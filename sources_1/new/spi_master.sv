==> flow/design.v <==
`timescale 1ns / 1ps
module spi_master (
    input  logic       clk,
    input  logic       reset,
    input  logic       start,
    input  logic       cpol,
    input  logic       cpha,
    input  logic [7:0] tx_data,
    output logic [7:0] rx_data,
    output logic       tx_ready,
    output logic       done,
    output logic       sclk,
    output logic       mosi,
    input  logic       miso
);
    typedef enum {
        IDLE,
        CP0,
        CP1,
        CP_DELAY
    } state_t;
    state_t state_reg, state_next;
    logic [7:0] tx_data_reg, tx_data_next;
    logic [7:0] rx_data_reg, rx_data_next;
    logic [5:0] sclk_counter_reg, sclk_counter_next;
    logic [2:0] bit_counter_reg, bit_counter_next;
    logic p_clk;
    logic spi_clk_reg, spi_clk_next;
    assign mosi = tx_data_reg[7];
    assign rx_data = rx_data_reg;
    assign p_clk = ((state_next == CP0) && (cpha ==1)) || 
                   ((state_next == CP1) && (cpha == 0));
    assign spi_clk_next = cpol ? ~p_clk : p_clk;
    assign sclk = spi_clk_reg;
    always_ff @(posedge clk, posedge reset) begin
        if (reset) begin
            state_reg        <= IDLE;
            tx_data_reg      <= 0;
            rx_data_reg      <= 0;
            sclk_counter_reg <= 0;
            bit_counter_reg  <= 0;
            spi_clk_reg      <= 0;
        end else begin
            state_reg        <= state_next;
            tx_data_reg      <= tx_data_next;
            rx_data_reg      <= rx_data_next;
            sclk_counter_reg <= sclk_counter_next;
            bit_counter_reg  <= bit_counter_next;
            spi_clk_reg      <= spi_clk_next;
        end
    end
    always_comb begin
        state_next        = state_reg;
        tx_data_next      = tx_data_reg;
        rx_data_next      = rx_data_reg;
        sclk_counter_next = sclk_counter_reg;
        bit_counter_next  = bit_counter_reg;
        tx_ready          = 1'b0;
        done              = 1'b0;
        case (state_reg)
            IDLE: begin
                done              = 1'b0;
                tx_ready          = 1'b1;
                sclk_counter_next = 0;
                bit_counter_next  = 0;
                if (start) begin
                    state_next   = cpha ? CP_DELAY : CP0;
                    tx_data_next = tx_data;
                end
            end
            CP0: begin
                if (sclk_counter_reg == 49) begin
                    rx_data_next      = {rx_data_reg[6:0], miso};
                    sclk_counter_next = 0;
                    state_next        = CP1;
                end else begin
                    sclk_counter_next = sclk_counter_reg + 1;
                end
            end
            CP1: begin
                if (sclk_counter_reg == 49) begin
                    sclk_counter_next = 0;
                    if (bit_counter_reg == 7) begin
                        bit_counter_next = 0;
                        done             = cpha ? 1'b1 : 1'b0;
                        state_next = cpha ? IDLE : CP_DELAY;
                    end else begin
                        bit_counter_next = bit_counter_reg + 1;
                        tx_data_next     = {tx_data_reg[6:0], 1'b0};
                        state_next       = CP0;
                    end
                end else begin
                    sclk_counter_next = sclk_counter_reg + 1;
                end
            end
            CP_DELAY: begin
                if (sclk_counter_reg == 49) begin
                    sclk_counter_next = 0;
                    done             = cpha ? 1'b0 : 1'b1;
                    state_next = cpha ? CP0 : IDLE;
                end else begin
                    sclk_counter_next = sclk_counter_reg + 1;
                end
            end
        endcase
    end
endmodule
== Reports on spi_master ==
What the tools print for spi_master, step after step.
Line numbers count from 1 in the design file above.
Library cell names are shortened.
Not given: --

* Top module: spi_master
* Clock input: clk
* Cell library: sky130hd
* Library corner: tt_025C_1v80

== After elaboration ==
Yosys after proc, flatten, opt, wreduce and memory -nomap, before mapping. Memory bits, and registers merged into a memory's read port (data or address), are not among the register bits. Print and check cells are not counted.

* Cells after elaboration: 56
* Bits of input ports: 14
* Output and inout port bits: 12
* Flip-flop bits (word level): 58

* Muxes and demuxes: 26
* Equality and inequality tests: 10
* Add/subtract/negate cells: 2
* Reductions and logical operators: 10
* Bitwise logic cells: 2

{| class="wikitable"
|+ Operators with widths
! operator !! count
|-
| 32-bit case mux with 4-bit select || 1
|-
| 32-bit two-way mux || 4
|-
| 32-bit by 2-bit == test with 1-bit output with constant B || 3
|-
| 32-bit by 1-bit == test with 1-bit output with constant B || 2
|-
| 32-bit logical NOT || 1
|-
| 8-bit two-way mux || 3
|-
| 8-bit case mux with 2-bit select || 1
|-
| 6-bit case mux with 2-bit select || 1
|-
| 1-bit two-way mux || 8
|-
| 2-bit != test with constant B || 3
|-
| 6-bit by 1-bit adder with 6-bit output with constant B || 1
|-
| 6-bit == test with constant B || 1
|-
| 3-bit case mux with 2-bit select || 1
|-
| 6-bit two-way mux || 1
|-
| 3-bit two-way mux || 2
|-
| 2-bit two-way mux || 3
|-
| 2-bit AND reduction || 2
|-
| 4-bit AND reduction || 1
|-
| 4-bit nonzero test || 1
|-
| 3-bit by 1-bit adder with 3-bit output with constant B || 1
|-
| 3-bit == test with constant B || 1
|-
| 3-bit OR reduction || 1
|-
| 1-bit logical AND || 2
|-
| 1-bit NOT || 2
|-
| 2-bit nonzero test || 1
|-
| 1-bit case mux with 2-bit select || 1
|-
| 1-bit logical OR || 1
|}

== Longest topological paths ==
Longest topological path by Yosys (ltp), each cell counted once; first at word level (registers and memories cut), then after technology mapping (sequential cells cut; the memories' decode and read muxes count).

* Word-level depth: 9
* ABC_AREA: 0
* Mapped depth: 8
* Gate-level depth less buffers: 7

== Netlist ==
The flow's flattened synthesis, as Yosys stat reports it; memories are mapped. The netlist is that of the ABC_AREA named above (0 if unset); the other value can give another one.

{| class="wikitable"
|+ Cell types
! cell !! count !! total area (µm²)
|-
| dfrtp_1 || 29 || 725.696
|-
| mux2_2 || 23 || 258.998
|-
| o21ai_0 || 14 || 70.067
|-
| ha_1 || 4 || 50.048
|-
| nor2b_1 || 7 || 43.792
|-
| nand2_1 || 11 || 41.29
|-
| dfstp_2 || 1 || 26.275
|-
| nand4b_4 || 1 || 23.773
|-
| mux2i_1 || 2 || 20.019
|-
| o221ai_1 || 2 || 17.517
|-
| xnor2_1 || 2 || 17.517
|-
| o32ai_2 || 1 || 16.266
|-
| a21oi_1 || 3 || 15.014
|-
| inv_1 || 4 || 15.014
|-
| nand3_1 || 3 || 15.014
|-
| nor2_1 || 4 || 15.014
|-
| o31ai_1 || 2 || 15.014
|-
| nand2b_1 || 2 || 12.512
|}

Not listed: further types 16, cells in them 19.

* Flip-flop cells: 30
* Chip area (Yosys): 0.001524 mm²
* Cells in the netlist: 134
* Buffers: 5
* Sequential part of the area: 0.000752 mm²

== Timing after synthesis ==
Path of least setup slack by OpenSTA after synthesis, without wires, with an ideal clock, recovery checks aside; 20% of the period is set as input and as output delay. Where synthesis merged equal registers, the netlist keeps one of their names.

* Path type: reg2reg
* Start point: register sclk_counter_reg[1]
* End point: register rx_data_reg[0]
* Data arrival time: 1631 ps
* Slack: 904 ps
* Stages on the path: 7
* Buffers on the path: 0
* Library setup time: 125 ps
* Launch time at the first pin: 0 ps
* Clock period: 2660 ps
* Required time: 2535 ps
* Path delay: 1756 ps
* Period reached after synthesis: 1756 ps

"path delay" = arrival - input delay + setup time.
"stages on the path": output pins that drive a net of the path, with the launching flip-flop's if there is one; two outputs of one cell count as two.
"period reached after synthesis" = period - worst setup slack (recovery checks aside). The figure is calculated, with input and output delays left at 20% of the set period.
The rows between start and end are the longest chain of elaborated cells between them; the timing report does not say that the signal goes this way. Where chains are equally long, one stands for them.
Each line given opens the expression or statement behind the cell; cells for indexed reads and writes are added by Yosys, which also makes memories of some case tables.

* Path through: dfrtp_1 > inv_1 > ha_1 > nand4b_4 > or2_4 > nor2_2 > mux2_2
* Length of the longest elaborated chain: 2
* Elaborated cells on any way between the ends: 2
* Those cells by class: eq/ne (1); reduce/logical (1)

{| class="wikitable"
|+ Ends and longest elaborated chain, post-synthesis
! element !! RTL line !! RTL
|-
| start, declared || 25 || <nowiki>logic [5:0] sclk_counter_reg, sclk_counter_next;</nowiki>
|-
| start, assigned || 40 || <nowiki>sclk_counter_reg <= 0;</nowiki>
|-
| start, assigned || 47 || <nowiki>sclk_counter_reg <= sclk_counter_next;</nowiki>
|-
| 6-bit == test || 72 || <nowiki>if (sclk_counter_reg == 49) begin</nowiki>
|-
| 2-bit AND reduction || -- ||
|-
| end, assigned || 39 || <nowiki>rx_data_reg      <= 0;</nowiki>
|-
| end, assigned || 46 || <nowiki>rx_data_reg      <= rx_data_next;</nowiki>
|-
| end, declared || 24 || <nowiki>logic [7:0] rx_data_reg, rx_data_next;</nowiki>
|}

== Worst path after layout ==
Path of least setup slack in the final report of run 2 (OpenROAD, finished layout, wires in). Where an end is a register, its clock arrival counts in the times.
The path's times are printed in steps of 10 ps; the period is the one set.

* Path type: reg2out
* Start point: register bit_counter_reg[0]
* End point: output port done
* Required time: 1670 ps
* Buffers on the path: 1
* Launch time at the first pin: 270 ps
* External output delay: 420 ps
* Slack: 230 ps
* Stages on the path: 7
* Data arrival time: 1440 ps
* Clock period: 2090 ps

The rows between start and end are the longest chain of elaborated cells between them; the timing report does not say that the signal goes this way. Where chains are equally long, one stands for them.

* Path through: dfrtp_1 > ha_2 > ha_4 > nand2_4 > nor3b_2 > o21a_1 > buf_6
* Length of the longest elaborated chain: 4
* Elaborated cells on any way between the ends: 4
* RTL lines with such cells: 3
* Those cells by class: eq/ne (1); mux (3)

{| class="wikitable"
|+ Ends and longest elaborated chain, after layout
! element !! RTL line !! RTL
|-
| start, declared || 26 || <nowiki>logic [2:0] bit_counter_reg, bit_counter_next;</nowiki>
|-
| start, assigned || 41 || <nowiki>bit_counter_reg  <= 0;</nowiki>
|-
| start, assigned || 48 || <nowiki>bit_counter_reg  <= bit_counter_next;</nowiki>
|-
| 3-bit == test || 83 || <nowiki>if (bit_counter_reg == 7) begin</nowiki>
|-
| 1-bit two-way mux || 83 ||
|-
| 1-bit two-way mux || 81 || <nowiki>if (sclk_counter_reg == 49) begin</nowiki>
|-
| 1-bit case mux with 2-bit select || 60 || <nowiki>case (state_reg)</nowiki>
|-
| end, declared || 11 || <nowiki>output logic       done,</nowiki>
|}

Add stored flow runs of spi_master

2 stored runs of spi_master in the flow (synthesis by Yosys, layout by OpenROAD, sky130hd cells), in arbitrary order. Constraints: input delay and output delay 20% of the set period each, output load 0.01 pF.
By "time on the worst setup path" is meant the share of the clock period that the worst setup path is allowed (20% is reserved at inputs, 20% at outputs), minus its slack. Clock arrival times at its registers enter into it.
"time on the worst setup path" is known to 10 ps.

=== Run 1 ===
{| class="wikitable"
! Setting !! Value
|-
| period_ns || 1.18
|-
| CORE_UTILIZATION || 51
|-
| SETUP_SLACK_MARGIN || 0.3
|-
| PLACE_DENSITY_LB_ADDON || 0.05
|-
| CELL_PAD_IN_SITES_GLOBAL_PLACEMENT || 3
|-
| CELL_PAD_IN_SITES_DETAIL_PLACEMENT || 2
|-
| TNS_END_PERCENT || 35
|-
| GPL_TIMING_DRIVEN || 0
|-
| CTS_CLUSTER_SIZE || 65
|-
| CAP_MARGIN || 20
|-
| SLEW_MARGIN || 25
|-
| CORE_MARGIN || 2
|}
No results, placement failed with FLW-0024.

=== Run 2 ===
{| class="wikitable"
! Setting !! Value
|-
| period_ns || 2.09
|-
| CORE_UTILIZATION || 50
|-
| SETUP_SLACK_MARGIN || 0.3
|-
| CORE_ASPECT_RATIO || 1.6
|-
| ABC_AREA || 0
|-
| GPL_TIMING_DRIVEN || 0
|-
| CTS_CLUSTER_DIAMETER || 289
|-
| CAP_MARGIN || 20
|-
| CORE_MARGIN || 2
|-
| SLEW_MARGIN || 20
|-
! Result !! Value
|-
| Overall die area || 0.0035176 mm²
|-
| Synthesized cell area || 0.001524 mm²
|-
| Final setup TNS || 0 ps
|-
| Utilization in the final report || 70.4%
|-
| Setup slack of the worst path || 228 ps
|-
| Time on the worst setup path || 1440 ps
|-
| Worst path kind || reg2out
|-
| Worst hold slack after layout || 499 ps
|-
| Standard-cell area after layout || 0.0020707 mm²
|}
